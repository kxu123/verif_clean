==> flow/design.v <==
interface cordic_interface (
    input logic clk,
    input logic rst
);
    parameter integer C_S00_AXIS_TDATA_WIDTH    = 32;
    parameter integer C_M00_AXIS_TDATA_WIDTH    = 32;
    logic s00_axis_aclk;
    logic s00_axis_aresetn;
    logic s00_axis_tlast;
    logic s00_axis_tvalid;
    logic [C_S00_AXIS_TDATA_WIDTH-1 : 0] s00_axis_tdata;
    logic [(C_S00_AXIS_TDATA_WIDTH/8)-1: 0] s00_axis_tstrb;
    logic s00_axis_tready;
    logic m00_axis_aclk;
    logic m00_axis_aresetn;
    logic m00_axis_tready;
    logic m00_axis_tvalid;
    logic m00_axis_tlast;
    logic [C_M00_AXIS_TDATA_WIDTH-1 : 0] m00_axis_tdata;
    logic [(C_M00_AXIS_TDATA_WIDTH/8)-1: 0] m00_axis_tstrb;
    assign s00_axis_aclk = clk;
    assign s00_axis_aresetn = rst;
    assign m00_axis_aclk = clk;
    assign m00_axis_aresetn = rst;
endinterface
`default_nettype none
module axi_cordic #
    (
        parameter integer C_S00_AXIS_TDATA_WIDTH    = 32,
        parameter integer C_M00_AXIS_TDATA_WIDTH    = 32
    )
    (
        input wire  s00_axis_aclk, s00_axis_aresetn,
        input wire  s00_axis_tlast, s00_axis_tvalid,
        input wire [C_S00_AXIS_TDATA_WIDTH-1 : 0] s00_axis_tdata,
        input wire [(C_S00_AXIS_TDATA_WIDTH/8)-1: 0] s00_axis_tstrb,
        output logic  s00_axis_tready,
        input wire  m00_axis_aclk, m00_axis_aresetn,
        input wire  m00_axis_tready,
        output logic  m00_axis_tvalid, m00_axis_tlast,
        output logic [C_M00_AXIS_TDATA_WIDTH-1 : 0] m00_axis_tdata,
        output logic [(C_M00_AXIS_TDATA_WIDTH/8)-1: 0] m00_axis_tstrb
    );
    logic q2;
    logic q3;
    logic signed [16:0][15:0] cordic_angles;
    logic m00_axis_tvalid_reg, m00_axis_tlast_reg;
    logic signed [31:0] new_x;
    logic signed [31:0] new_y;
    logic signed [15:0] z;
    logic [4:0] counter;
    assign m00_axis_tvalid = m00_axis_tvalid_reg;
    assign m00_axis_tlast = m00_axis_tlast_reg;
    assign m00_axis_tdata = {z, new_x[15:0]};
    assign m00_axis_tstrb = 4'hF;
    always_ff @(posedge s00_axis_aclk) begin
        if (s00_axis_aresetn == 0) begin
            cordic_angles[0] <= 16'sd8192;
            cordic_angles[1] <= 16'sd4836;
            cordic_angles[2] <= 16'sd2555;
            cordic_angles[3] <= 16'sd1297;
            cordic_angles[4] <= 16'sd651;
            cordic_angles[5] <= 16'sd326;
            cordic_angles[6] <= 16'sd163;
            cordic_angles[7] <= 16'sd81; 
            cordic_angles[8] <= 16'sd41;
            cordic_angles[9] <= 16'sd20;
            cordic_angles[10] <= 16'sd10;
            cordic_angles[11] <= 16'sd5;
            cordic_angles[12] <= 16'sd3;
            cordic_angles[13] <= 16'sd1;
            cordic_angles[14] <= 16'sd1;
            cordic_angles[15] <= 16'sd0;
            cordic_angles[16] <= 16'sd0;
            m00_axis_tvalid_reg <= 0;
            m00_axis_tlast_reg <= 0;
            q2 <= 0;
            q3 <= 0;
            new_x <= 0;
            new_y <= 0;
            z <= 0;
            counter <= 0;
            s00_axis_tready <= 1'b1;
        end else begin
            if (s00_axis_tready && s00_axis_tvalid) begin
                s00_axis_tready <= 1'b0;
                m00_axis_tvalid_reg <= 1'b0;
                counter <= counter + 1'b1;
                if ($signed(s00_axis_tdata[15:0]) < 0) begin
                    new_x <= -$signed(s00_axis_tdata[15:0]);
                end else begin
                    new_x <= s00_axis_tdata[15:0];
                end
                new_y <= $signed(s00_axis_tdata[31:16]);
                z <= 0;
                q2 <= ((s00_axis_tdata[15] == 1'b1) && s00_axis_tdata[31] == 1'b0) ? 1'b1 : 1'b0;
                q3 <= ((s00_axis_tdata[15] == 1'b1) && s00_axis_tdata[31] == 1'b1) ? 1'b1 : 1'b0;
            end else if (counter > 5'd0 && counter < 5'd17) begin
                counter <= counter + 1;
                if (new_y[15] == 0) begin  
                    new_x <= new_x + (new_y >>> (counter-1));
                    new_y <= new_y - (new_x >>> (counter-1));
                    z <= z - cordic_angles[counter-1];
                end else begin
                    new_x <= new_x - (new_y >>> (counter-1));
                    new_y <= new_y + (new_x >>> (counter-1));
                    z <= z + cordic_angles[counter-1];
                end
            end else if (counter == 5'd17) begin
                m00_axis_tvalid_reg <= 1'b1;
                counter <= counter + 1;
                new_x <= (new_x * 39796) >>> 16;
                if (q2) begin
                    z <= z - 16'h8000;
                end else if (q3) begin
                    z <= z + 16'h8000;
                end
            end else if (m00_axis_tvalid_reg && m00_axis_tready) begin
                m00_axis_tvalid_reg <= 1'b0;
                counter <= 5'd0;
                s00_axis_tready <= 1'b1;
            end 
            m00_axis_tlast_reg <= s00_axis_tlast;
        end
    end
endmodule
`default_nettype wire
== Step by step through the tools: axi_cordic ==
The steps from the RTL of axi_cordic to its reports follow in flow order.
Lines are those of the file above, counted from 1.
A cell with -- has no value.
Set-up
  top module: axi_cordic
  clock: s00_axis_aclk
  library: sky130hd
  timing corner: tt_025C_1v80

== Word-level counts ==
Yosys after proc, flatten, opt, wreduce and memory -nomap, before mapping. Memory bits, and registers merged into a memory's read port (data or address), are not among the register bits. Print and check cells are not counted.
Operators by class
  $add $sub $neg: 12
  multipliers: 1
  order comparisons: 3
  equality and inequality tests: 3
  shift-type cells: 3
  muxes and demuxes: 25
  bitwise operators: 3
  reductions and logical operators: 16
Operators with widths (count)
  multiplier 32 x 15 -> 30 bit (second input constant): 1
  variable part select 272 x 10 -> 16 bit (first input constant): 1
  two-way mux 32 bit: 8
  two-way mux 16 bit: 5
  adder 32 bit: 2
  subtractor 32 bit: 2
  >>> shifter 32 x 32 -> 32 bit: 2
  negation 16 -> 32 bit: 1
  two-way mux 5 bit: 4
  less-than comparator 16 x 1 -> 1 bit (second input constant): 1
  adder 16 bit: 1
  subtractor 16 bit: 1
  adder 16 bit (second input constant): 1
  subtractor 16 bit (second input constant): 1
  adder 5 x 1 -> 5 bit (second input constant): 2
  nonzero test 2 bit: 4
  two-way mux 1 bit: 8
  nonzero test 3 bit: 2
  subtractor 5 x 1 -> 6 bit (second input constant): 1
  logical AND 1 bit: 5
  greater-than comparator 5 x 1 -> 1 bit (second input constant): 1
  less-than comparator 5 bit (second input constant): 1
  equality test 5 bit (second input constant): 1
  != test 2 bit (second input constant): 2
  AND reduction 2 bit: 2
  nonzero test 4 bit: 1
  inverter 1 bit: 3
  AND reduction 3 bit: 1
  OR reduction 2 bit: 1
Word-level totals
  register bits: 90
  bits of input ports: 43
  output and inout port bits: 39
  word-level cells: 75

== Longest topological paths ==
Depth = most cells in a row (Yosys ltp): at word level without a register or memory, in the mapped netlist without a sequential cell, where the memories' decode and read muxes count.
Depth
  depth after elaboration: 6
  ABC_AREA: 0
  depth in mapped cells: 38
  depth with buffers taken out: 29

== Netlist ==
The flow's flattened synthesis, as Yosys stat reports it; memories are mapped. The netlist is that of the ABC_AREA named above (0 if unset); the other value can give another one.
Cell types
  sky130_fd_sc_hd__fa_1: count 144, area in all 2.88E+03 µm²
  sky130_fd_sc_hd__ha_1: count 198, area in all 2.48E+03 µm²
  sky130_fd_sc_hd__dfxtp_1: count 90, area in all 1.8E+03 µm²
  sky130_fd_sc_hd__inv_1: count 315, area in all 1.18E+03 µm²
  sky130_fd_sc_hd__a21oi_1: count 226, area in all 1.13E+03 µm²
  sky130_fd_sc_hd__nand2_1: count 249, area in all 934.646 µm²
  sky130_fd_sc_hd__xnor2_1: count 92, area in all 805.773 µm²
  sky130_fd_sc_hd__o21ai_0: count 155, area in all 775.744 µm²
  sky130_fd_sc_hd__nor2_1: count 197, area in all 739.459 µm²
  sky130_fd_sc_hd__xor2_1: count 76, area in all 665.638 µm²
  sky130_fd_sc_hd__mux2i_1: count 37, area in all 370.355 µm²
  sky130_fd_sc_hd__clkbuf_1: count 97, area in all 364.099 µm²
  sky130_fd_sc_hd__a211oi_1: count 45, area in all 337.824 µm²
  sky130_fd_sc_hd__a21o_1: count 44, area in all 330.317 µm²
  sky130_fd_sc_hd__o211ai_1: count 41, area in all 307.795 µm²
  sky130_fd_sc_hd__a31oi_1: count 44, area in all 275.264 µm²
  sky130_fd_sc_hd__nand3_1: count 54, area in all 270.259 µm²
  sky130_fd_sc_hd__nand2b_1: count 41, area in all 256.496 µm²
Not listed: further types 86, cells in them 594.
Synthesis totals
  cell count: 2739
  chip area (Yosys): 20480.9 µm²
  sequential area: 1801.7 µm²
  mapped flip-flops: 90
  buffers: 173

== Timing after synthesis ==
Source: OpenSTA report_checks on the synthesized netlist (no wires, ideal clock, input and output delay 20% of the period each), path of least setup slack; recovery checks are left aside. Register names are those of the netlist, which keeps one name where synthesis merged equal registers.
Path post-synthesis
  kind: reg2reg
  start: reg counter[0]
  end: reg new_x[30]
  clock period: 9.43 ns
  setup time: 0.132 ns
  launch time at the first pin: 0.000 ns
  arrival time: 7.354 ns
  data required time: 9.298 ns
  path slack: 1.944 ns
  path delay: 7.486 ns
  driving pins on the path: 36
  buffers on the path: 10
  synthesis period reached: 7.486 ns
"path delay" = arrival - input delay + setup time.
"driving pins on the path" counts driving pins, that of a launching flip-flop among them; a cell with two outputs on the path counts twice.
"synthesis period reached" = period - worst setup slack (recovery checks aside). The figure is calculated, with input and output delays left at 20% of the set period.
Between the ends stands the longest chain of elaborated cells between them, by number of cells; it is not shown to be the way that was timed. Of several equally long chains one is given.
Each line given opens the expression or statement behind the cell; cells for indexed reads and writes are added by Yosys, which also makes memories of some case tables.
A register here has more assigning lines than the two given.
Between the ends, post-synthesis
  cell sequence: sky130_fd_sc_hd__dfxtp_1 -> sky130_fd_sc_hd__buf_2 -> sky130_fd_sc_hd__inv_1 -> sky130_fd_sc_hd__clkbuf_1 -> sky130_fd_sc_hd__clkbuf_1 -> sky130_fd_sc_hd__clkbuf_1 -> sky130_fd_sc_hd__ha_1 -> sky130_fd_sc_hd__buf_2 -> sky130_fd_sc_hd__buf_2 -> sky130_fd_sc_hd__buf_2 -> sky130_fd_sc_hd__clkbuf_1 -> sky130_fd_sc_hd__buf_1 -> sky130_fd_sc_hd__clkbuf_1 -> sky130_fd_sc_hd__mux2_2 -> sky130_fd_sc_hd__nand2_1 -> sky130_fd_sc_hd__o311ai_0 -> sky130_fd_sc_hd__a32oi_1 -> sky130_fd_sc_hd__o21a_1 -> sky130_fd_sc_hd__ha_1 -> sky130_fd_sc_hd__nand3_1 -> sky130_fd_sc_hd__o21ai_0 -> sky130_fd_sc_hd__xnor2_1 -> sky130_fd_sc_hd__ha_1 -> sky130_fd_sc_hd__a21o_1 -> sky130_fd_sc_hd__a21o_1 -> sky130_fd_sc_hd__a21oi_1 -> sky130_fd_sc_hd__o21ai_0 -> sky130_fd_sc_hd__o31ai_1 -> sky130_fd_sc_hd__o211ai_1 -> sky130_fd_sc_hd__nand3_1 -> sky130_fd_sc_hd__a31oi_1 -> sky130_fd_sc_hd__o21ai_0 -> sky130_fd_sc_hd__nor2b_1 -> sky130_fd_sc_hd__nor4_1 -> sky130_fd_sc_hd__a2111oi_0 -> sky130_fd_sc_hd__nor3_1
  cells in the longest elaborated chain: 6
  elaborated cells on any way between the ends: 13
  classes of those cells: add/sub (3); compare (2); eq/ne (1); shift (1); mux (4); reduce/logical (2)
RTL lines, path post-synthesis
  start, declared: line 51  | logic [4:0] counter;
  start, assigned: line 88  | counter <= counter + 1'b1;
  start, assigned: line 99  | counter <= counter + 1;
  subtractor 5 x 1 -> 6 bit: line 101  | new_x <= new_x + (new_y >>> (counter-1));
  >>> shifter 32 x 32 -> 32 bit: line 101
  adder 32 bit: line 101
  two-way mux 32 bit: line 100  | if (new_y[15] == 0) begin
  two-way mux 32 bit: line 98  | end else if (counter > 5'd0 && counter < 5'd17) begin
  two-way mux 32 bit: line 85  | if (s00_axis_tready && s00_axis_tvalid) begin
  end, assigned: line 90  | new_x <= -$signed(s00_axis_tdata[15:0]);
  end, assigned: line 92  | new_x <= s00_axis_tdata[15:0];
  end, declared: line 48  | logic signed [31:0] new_x;

== Worst path after layout ==
Path of least setup slack in the final report of job 1 (OpenROAD, finished layout, wires in). Where an end is a register, its clock arrival counts in the times.
Path after layout
  kind: reg2reg
  start: reg new_x[11]
  end: reg new_x[16]
  clock period: 5.65 ns
  setup time: 0.08 ns
  launch time at the first pin: 0.39 ns
  arrival time: 6.89 ns
  data required time: 5.95 ns
  path slack: -0.93 ns
  driving pins on the path: 26
  buffers on the path: 1
Between the ends stands the longest chain of elaborated cells between them, by number of cells; it is not shown to be the way that was timed. Of several equally long chains one is given.
A register here has more assigning lines than the two given.
Between the ends, after layout
  cell sequence: sky130_fd_sc_hd__dfxtp_4 -> sky130_fd_sc_hd__ha_4 -> sky130_fd_sc_hd__inv_2 -> sky130_fd_sc_hd__fa_1 -> sky130_fd_sc_hd__fa_1 -> sky130_fd_sc_hd__inv_1 -> sky130_fd_sc_hd__fa_1 -> sky130_fd_sc_hd__inv_1 -> sky130_fd_sc_hd__fa_1 -> sky130_fd_sc_hd__inv_1 -> sky130_fd_sc_hd__fa_1 -> sky130_fd_sc_hd__ha_4 -> sky130_fd_sc_hd__a21o_1 -> sky130_fd_sc_hd__a21oi_2 -> sky130_fd_sc_hd__nor3b_2 -> sky130_fd_sc_hd__o211ai_1 -> sky130_fd_sc_hd__a221o_1 -> sky130_fd_sc_hd__and2_4 -> sky130_fd_sc_hd__a221o_1 -> sky130_fd_sc_hd__a21o_1 -> sky130_fd_sc_hd__nand4_1 -> sky130_fd_sc_hd__a21oi_2 -> sky130_fd_sc_hd__nor3b_4 -> sky130_fd_sc_hd__buf_6 -> sky130_fd_sc_hd__a21oi_1 -> sky130_fd_sc_hd__o21ai_1
  cells in the longest elaborated chain: 4
  elaborated cells on any way between the ends: 7
  source lines of those cells: 7
  classes of those cells: add/sub (2); mul (1); mux (4)
RTL lines, path after layout
  start, declared: line 48  | logic signed [31:0] new_x;
  start, assigned: line 90  | new_x <= -$signed(s00_axis_tdata[15:0]);
  start, assigned: line 92  | new_x <= s00_axis_tdata[15:0];
  multiplier 32 x 15 -> 30 bit: line 112  | new_x <= (new_x * 39796) >>> 16;
  two-way mux 32 bit: line 109  | end else if (counter == 5'd17) begin
  two-way mux 32 bit: line 98  | end else if (counter > 5'd0 && counter < 5'd17) begin
  two-way mux 32 bit: line 85  | if (s00_axis_tready && s00_axis_tvalid) begin
  end, assigned: line 90
  end, assigned: line 92
  end, declared: line 48

Add stored flow runs of axi_cordic

Stored flow runs of axi_cordic (2 of them; Yosys, OpenROAD, sky130hd). They differ in their settings and are not a sequence. Constraints: input delay and output delay 20% of the set period each, output load 0.01 pF.
"achieved clock period" is the run's clock period less its worst setup slack. It is reckoned from that one timing run; input and output delays stay at 20% of the period that was set.
"worst setup path time": the worst setup path's part of the clock period (all of it between registers, 20% less for each end at a port) less its slack. A launch clock that arrives late makes it longer, a capture clock that arrives late makes it shorter.
[job 1] settings: period_ns=5.65, CORE_UTILIZATION=52, SETUP_SLACK_MARGIN=0.51, PLACE_DENSITY_LB_ADDON=0.07, HOLD_SLACK_MARGIN=0.1, CORE_ASPECT_RATIO=0.59, CELL_PAD_IN_SITES_GLOBAL_PLACEMENT=0, GPL_ROUTABILITY_DRIVEN=1, CTS_CLUSTER_DIAMETER=253, SLEW_MARGIN=15, MAX_ROUTING_LAYER=met4, CAP_MARGIN=20, CORE_MARGIN=2
[job 1] result: chip area after synthesis (Yosys) 20480.9 µm², die area 41045.2 µm², standard-cell area of the final layout 30111.4 µm², utilization 78.0%, worst setup slack after layout -0.934 ns, total negative slack -32.145 ns, worst hold slack 0.458 ns, achieved clock period 6.584 ns, worst setup path time 6.58 ns, worst setup path kind reg2reg
[job 2] settings: period_ns=8.77, SETUP_SLACK_MARGIN=1.43, CAP_MARGIN=20, CORE_MARGIN=2, CORE_UTILIZATION=40, SLEW_MARGIN=20
[job 2] result: chip area after synthesis (Yosys) 20480.9 µm², die area 53028.9 µm², standard-cell area of the final layout 22536.6 µm², utilization 44.7%, worst setup slack after layout 1.677 ns, total negative slack 0.000 ns, worst hold slack 0.457 ns, achieved clock period 7.093 ns, worst setup path time 7.09 ns, worst setup path kind reg2reg
